==> flow/design.v <==
module SPI_Master (
    input wire CLK,
    input wire START,
    input wire [2:0] SS_IN,
    input wire [7:0] DATA_M,
    output reg [7:0] OUT_STATE_MASTER,
    output reg [7:0] OUT_MAIN_MASTER,
    output reg isValid_Selection
);
    reg [3:0] state;
    reg [7:0] data_buffer;
    parameter IDLE = 4'b0000,
              SEND = 4'b0001,
              RECEIVE = 4'b0010;
    always @(posedge CLK) begin
        if (START) begin
            state <= SEND; 
            data_buffer <= DATA_M;
            isValid_Selection <= 1; 
            OUT_MAIN_MASTER <= DATA_M; 
        end
        case (state)
            SEND: begin
                if (SS_IN != 3'b111) begin 
                    OUT_STATE_MASTER <= data_buffer; 
                    state <= RECEIVE; 
                end else begin
                    isValid_Selection <= 0; 
                end
            end
            RECEIVE: begin
                OUT_STATE_MASTER <= OUT_MAIN_MASTER; 
                state <= IDLE; 
            end
            IDLE: begin
                if (START) begin
                    state <= SEND;
                end
            end
            default: state <= IDLE;
        endcase
    end
endmodule
module SPI_Slave (
    input wire CLK,
    input wire [2:0] SS_IN,
    input wire [7:0] DATA_S,
    output reg [7:0] OUT_STATE_SLAVE,
    output reg [7:0] OUT_MAIN_SLAVE
);
    always @(posedge CLK) begin
        if (SS_IN != 3'b111) begin 
            OUT_MAIN_SLAVE <= DATA_S; 
            OUT_STATE_SLAVE <= OUT_MAIN_SLAVE; 
        end else begin
            OUT_STATE_SLAVE <= 8'b00000000; 
            OUT_MAIN_SLAVE <= 8'b00000000; 
        end
    end
endmodule
module Integration (
    input wire CLK,
    input wire START,
    input wire [2:0] SS_IN,
    input wire [7:0] DATA_M,
    input wire [7:0] DATA_S,
    output wire [7:0] OUT_STATE_MASTER,
    output wire [7:0] OUT_MAIN_MASTER,
    output wire [7:0] OUT_STATE_SLAVE1,
    output wire [7:0] OUT_STATE_SLAVE2,
    output wire [7:0] OUT_STATE_SLAVE3,
    output wire isValid_Selection
);
    wire [7:0] OUT_MAIN_SLAVE1;
    wire [7:0] OUT_MAIN_SLAVE2;
    wire [7:0] OUT_MAIN_SLAVE3;
    wire slave1_selected, slave2_selected, slave3_selected;
    assign slave1_selected = (SS_IN == 3'b000); 
    assign slave2_selected = (SS_IN == 3'b001); 
    assign slave3_selected = (SS_IN == 3'b010); 
    SPI_Master master (
        .CLK(CLK),
        .START(START),
        .SS_IN(SS_IN),
        .DATA_M(DATA_M),
        .OUT_STATE_MASTER(OUT_STATE_MASTER),
        .OUT_MAIN_MASTER(OUT_MAIN_MASTER),
        .isValid_Selection(isValid_Selection)
    );
    SPI_Slave slave1 (
        .CLK(CLK),
        .SS_IN(slave1_selected ? 3'b000 : 3'b111), 
        .DATA_S(DATA_S),
        .OUT_STATE_SLAVE(OUT_STATE_SLAVE1),
        .OUT_MAIN_SLAVE(OUT_MAIN_SLAVE1)
    );
    SPI_Slave slave2 (
        .CLK(CLK),
        .SS_IN(slave2_selected ? 3'b001 : 3'b111), 
        .DATA_S(DATA_S),
        .OUT_STATE_SLAVE(OUT_STATE_SLAVE2),
        .OUT_MAIN_SLAVE(OUT_MAIN_SLAVE2)
    );
    SPI_Slave slave3 (
        .CLK(CLK),
        .SS_IN(slave3_selected ? 3'b010 : 3'b111), 
        .DATA_S(DATA_S),
        .OUT_STATE_SLAVE(OUT_STATE_SLAVE3),
        .OUT_MAIN_SLAVE(OUT_MAIN_SLAVE3)
    );
endmodule
# Tool chain data of Integration
# Tool output for the design above, in the order of the flow.
# Lines are those of the file above, counted from 1.
# Library cell names are shortened.
# Not given: n/a
dict set report setup {
  top_module {Integration}
  clk_port {CLK}
  library {sky130hd}
  lib_corner {tt_025C_1v80}
}

# Elaborated design
# Source: Yosys, flattened and elaborated, memories not mapped. Widths are those after wreduce. Registers that Yosys merges into a memory's read port (data or address) are not register bits. Print and check cells do not count. Equal cells are merged and count once.
dict set report bits {
  reg_bits 69
  input_bits 21
  out_inout_bits 41
  wordCells 35
}
dict set report op_classes {
  n_eq 9
  n_mux 12
  n_reduce_logical 4
}
# operator n
set op_table {}
lappend op_table {{case mux 8 bit (select 2 bit)} 1}
lappend op_table {{inequality test 3 bit with constant B} 4}
lappend op_table {{2-to-1 mux 4 bit} 3}
lappend op_table {{2-to-1 mux 3 bit} 3}
lappend op_table {{case mux 4 bit (select 2 bit)} 1}
lappend op_table {{2-to-1 mux 8 bit} 1}
lappend op_table {{== test 4 x 1 -> 1 bit with constant B} 1}
lappend op_table {{== test 4 x 2 -> 1 bit with constant B} 1}
lappend op_table {{logical NOT 4 bit} 1}
lappend op_table {{== test 3 x 1 -> 1 bit with constant B} 1}
lappend op_table {{== test 3 x 2 -> 1 bit with constant B} 1}
lappend op_table {{logical NOT 3 bit} 1}
lappend op_table {{2-to-1 mux 1 bit} 3}
lappend op_table {{inequality test 2 x 1 -> 1 bit with constant B} 1}
lappend op_table {{AND reduction 2 bit} 1}
lappend op_table {{nonzero test 2 bit} 1}

# Longest topological paths
# Yosys ltp: most cells in a row. Word level: on the elaborated netlist, between registers, memories and ports. Mapped: between sequential cells and ports; inverters and the memories' decode and read muxes count.
dict set report depth {
  depth_word 3
  ABC_AREA 0
  ltp_mapped 3
  depth_no_buf 2
}

# Mapped cells and area
# Yosys stat after the flow's synthesis: flattened, memories mapped to cells. It holds for the ABC_AREA given above (unset counts as 0); a run with the other value may have another netlist.
dict set report synth_totals {
  cells 135
  mapped_area_um2 1964.4
  seqArea_um2 1541.5
  flip_flops 69
  buf_cells 3
}
# cell n type_area_um2
set by_type {}
lappend by_type {dfxtp_1 53 1.06E+03}
lappend by_type {edfxtp_1 16 480.461}
lappend by_type {and2_1 48 300.288}
lappend by_type {nor3b_2 2 25.024}
lappend by_type {and3_1 2 12.512}
lappend by_type {buf_2 2 10.01}
lappend by_type {nor3_2 1 10.01}
lappend by_type {a31o_2 1 8.758}
lappend by_type {nor4b_1 1 8.758}
lappend by_type {a21boi_0 1 7.507}
lappend by_type {a31oi_1 1 6.256}
lappend by_type {nand2b_1 1 6.256}
lappend by_type {nand4_1 1 6.256}
lappend by_type {nand3_1 1 5.005}
lappend by_type {nor3_1 1 5.005}
lappend by_type {clkbuf_1 1 3.754}
lappend by_type {conb_1 1 3.754}
lappend by_type {nor2_1 1 3.754}
# By module: a second synthesis without flattening, with its own total; a netlist apart from the flattened one above.
dict set report hier_totals {
  cells_unflattened 139
  hier_area_um2 2119.5
}
# Each row is one instance without its submodules.
# mod n_inst n_cells area_um2 seq_area_um2
set by_module {}
lappend by_module {SPI_Slave 3 34 474.2 320.3}
lappend by_module {SPI_Master 1 33 669.4 580.6}
lappend by_module {Integration 1 4 27.5 0.0}

# Worst setup path after synthesis
# Source: OpenSTA report_checks on the synthesized netlist (no wires, ideal clock, input and output delay 20% of the period each), path of least setup slack; recovery checks are left aside. Register names are those of the netlist, which keeps one name where synthesis merged equal registers.
dict set report synth_timing {
  kind {flip-flop to flip-flop}
  startpoint {register master.state[1]}
  endpoint {register master.OUT_STATE_MASTER[0]}
  period_ps 1150
  setup_ps 312
  launch_ps 0
  arrival_ps 858
  t_required_ps 838
  path_slack_ps -20
  delay_ps 1170
  stages 3
  n_path_buf 0
  synth_period_reached_ps 1170
}
# "delay_ps" = arrival - input delay + setup time.
# "stages" counts driving pins, that of a launching flip-flop among them; a cell with two outputs on the path counts twice.
# "synth_period_reached_ps" = period - worst setup slack (recovery checks aside). The figure is calculated, with input and output delays left at 20% of the set period.
# Between the ends stands the longest chain of elaborated cells between them, by number of cells; it is not shown to be the way that was timed. Of several equally long chains one is given.
# A line is the first line of the expression or statement that the cell stems from. Yosys adds cells for indexed reads and writes and turns some case tables into memories.
# A register here has more assigning lines than the two given.
# The path ends at the enable pin of a flip-flop; only ways to that pin are counted.
dict set report synth_between {
  cell_sequence {dfxtp_1 -> nor3_1 -> a31o_2}
  elab_chain_cells 3
  cells_between 5
  cone_lines 1
  cone_classes {eq/ne (3); reduce/logical (2)}
}
# element line_no
set synth_lines {}
lappend synth_lines {{start, declared} 10} ;# reg [3:0] state;
lappend synth_lines {{start, assigned} 17} ;# state <= SEND;
lappend synth_lines {{start, assigned} 26} ;# state <= RECEIVE;
lappend synth_lines {{== test 4 x 1 -> 1 bit} 22} ;# case (state)
lappend synth_lines {{inequality test 2 x 1 -> 1 bit} n/a}
lappend synth_lines {{AND reduction 2 bit} n/a}
lappend synth_lines {{end, assigned} 25} ;# OUT_STATE_MASTER <= data_buffer;
lappend synth_lines {{end, assigned} 32} ;# OUT_STATE_MASTER <= OUT_MAIN_MASTER;
lappend synth_lines {{end, declared} 6} ;# output reg [7:0] OUT_STATE_MASTER,

# Timing after layout
# Path of least setup slack in the final report of run 1 (OpenROAD, finished layout, wires in). Where an end is a register, its clock arrival counts in the times.
# The path's times are printed in steps of 10 ps; the period is the one set.
dict set report layout_timing {
  kind {flip-flop to flip-flop}
  startpoint {register master.state[0]}
  endpoint {register master.OUT_STATE_MASTER[6]}
  period_ps 731
  setup_ps 290
  launch_ps 330
  arrival_ps 1160
  t_required_ps 770
  path_slack_ps -390
  stages 3
  n_path_buf 0
}
# Between the ends stands the longest chain of elaborated cells between them, by number of cells; it is not shown to be the way that was timed. Of several equally long chains one is given.
# A register here has more assigning lines than the two given.
# The path ends at the enable pin of a flip-flop; only ways to that pin are counted.
dict set report layout_between {
  cell_sequence {dfxtp_2 -> nor4b_4 -> a31o_4}
  elab_chain_cells 3
  cells_between 5
  cone_lines 1
  cone_classes {eq/ne (3); reduce/logical (2)}
}
# element line_no
set layout_lines {}
lappend layout_lines {{start, declared} 10} ;# reg [3:0] state;
lappend layout_lines {{start, assigned} 17} ;# state <= SEND;
lappend layout_lines {{start, assigned} 26} ;# state <= RECEIVE;
lappend layout_lines {{== test 4 x 1 -> 1 bit} 22} ;# case (state)
lappend layout_lines {{inequality test 2 x 1 -> 1 bit} n/a}
lappend layout_lines {{AND reduction 2 bit} n/a}
lappend layout_lines {{end, assigned} 25} ;# OUT_STATE_MASTER <= data_buffer;
lappend layout_lines {{end, assigned} 32} ;# OUT_STATE_MASTER <= OUT_MAIN_MASTER;
lappend layout_lines {{end, declared} 6} ;# output reg [7:0] OUT_STATE_MASTER,

Add stored flow runs of Integration

2 stored runs of Integration in the flow (synthesis by Yosys, layout by OpenROAD, sky130hd cells), in arbitrary order. Constraints: input delay and output delay 20% of the set period each, output load 0.01 pF.
"achieved_period_ps": clock period set for the run, less the worst setup slack. It is reckoned from that one timing run; input and output delays stay at 20% of the period that was set.
"worst_setup_path_time_ps" = time allowed to the worst setup path (clock period - input delay - output delay, where it has them) - its slack; a late launch clock adds to it, a late capture clock takes from it.
"fin_power_w": no workload was simulated; the value follows from the tool's default switching activity.
"worst_setup_path_time_ps" is known to 10 ps.

[flow] run 1: files
==> flow/run.sh <==
#!/bin/bash
# the make line also repeats the synthesis and layout settings of config.mk as NAME=value (left out here)
make -C /OpenROAD-flow-scripts/flow DESIGN_CONFIG=/design/flow/config.mk WORK_HOME=/design/flow/orfs CLKGATE_MAP_FILE= finish
==> flow/config.mk <==
export PLATFORM = sky130hd
export DESIGN_NAME = Integration
export DESIGN_NICKNAME = Integration
export VERILOG_FILES = /design/flow/design.v
export SDC_FILE = /design/flow/constraint.sdc
export NUM_CORES = 4
export LEC_CHECK = 0
export CAP_MARGIN = 20
export CORE_MARGIN = 2
export CORE_UTILIZATION = 40
export SLEW_MARGIN = 20
==> flow/constraint.sdc <==
create_clock -name core_clock -period 0.731 [get_ports {CLK}]
set_input_delay 0.1462 -clock core_clock [delete_from_list [all_inputs] [get_ports {CLK}]]
set_output_delay 0.1462 -clock core_clock [all_outputs]
set_load 0.01 [all_outputs]

[flow] run 1: metrics
[metrics] achieved_period_ps = 1119
[metrics] setup_tns_ps = -12538
[metrics] post_route_util_pct = 64.7
[metrics] worst_setup_path_time_ps = 1120
[metrics] critical_path_kind = flip-flop to flip-flop
[metrics] final_hold_ws_ps = 116
[metrics] final_cell_area_um2 = 3055.4
[metrics] fin_power_w = 0.007586
[metrics] timing.setup.ws_ps = -388
[metrics] final_die_area_um2 = 5487.9
[metrics] synth_chip_area_um2 = 1964.4

[flow] run 2: files
==> flow/run.sh <==
#!/bin/bash
# the make line also repeats the synthesis and layout settings of config.mk as NAME=value (left out here)
make -C /OpenROAD-flow-scripts/flow DESIGN_CONFIG=/design/flow/config.mk WORK_HOME=/design/flow/orfs CLKGATE_MAP_FILE= finish
==> flow/config.mk <==
export PLATFORM = sky130hd
export DESIGN_NAME = Integration
export DESIGN_NICKNAME = Integration
export VERILOG_FILES = /design/flow/design.v
export SDC_FILE = /design/flow/constraint.sdc
export NUM_CORES = 4
export LEC_CHECK = 0
export ABC_AREA = 1
export CAP_MARGIN = 20
export CORE_MARGIN = 2
export CORE_UTILIZATION = 27
export CTS_CLUSTER_DIAMETER = 149
export GPL_ROUTABILITY_DRIVEN = 0
export MAX_ROUTING_LAYER = met5
export MIN_ROUTING_LAYER = met1
export PLACE_DENSITY_LB_ADDON = 0.28
export SLEW_MARGIN = 20
export TNS_END_PERCENT = 75
==> flow/constraint.sdc <==
create_clock -name core_clock -period 2.05 [get_ports {CLK}]
set_input_delay 0.4100 -clock core_clock [delete_from_list [all_inputs] [get_ports {CLK}]]
set_output_delay 0.4100 -clock core_clock [all_outputs]
set_load 0.01 [all_outputs]

[flow] run 2: metrics
[metrics] final_die_area_um2 = 8240.1
[metrics] setup_tns_ps = 0
[metrics] fin_power_w = 0.002617
[metrics] post_route_util_pct = 40.5
[metrics] final_hold_ws_ps = 405
[metrics] achieved_period_ps = 1648
[metrics] final_cell_area_um2 = 2934.1
[metrics] timing.setup.ws_ps = 402
[metrics] synth_chip_area_um2 = 2033.2
[metrics] worst_setup_path_time_ps = 1240
[metrics] critical_path_kind = flip-flop to output port
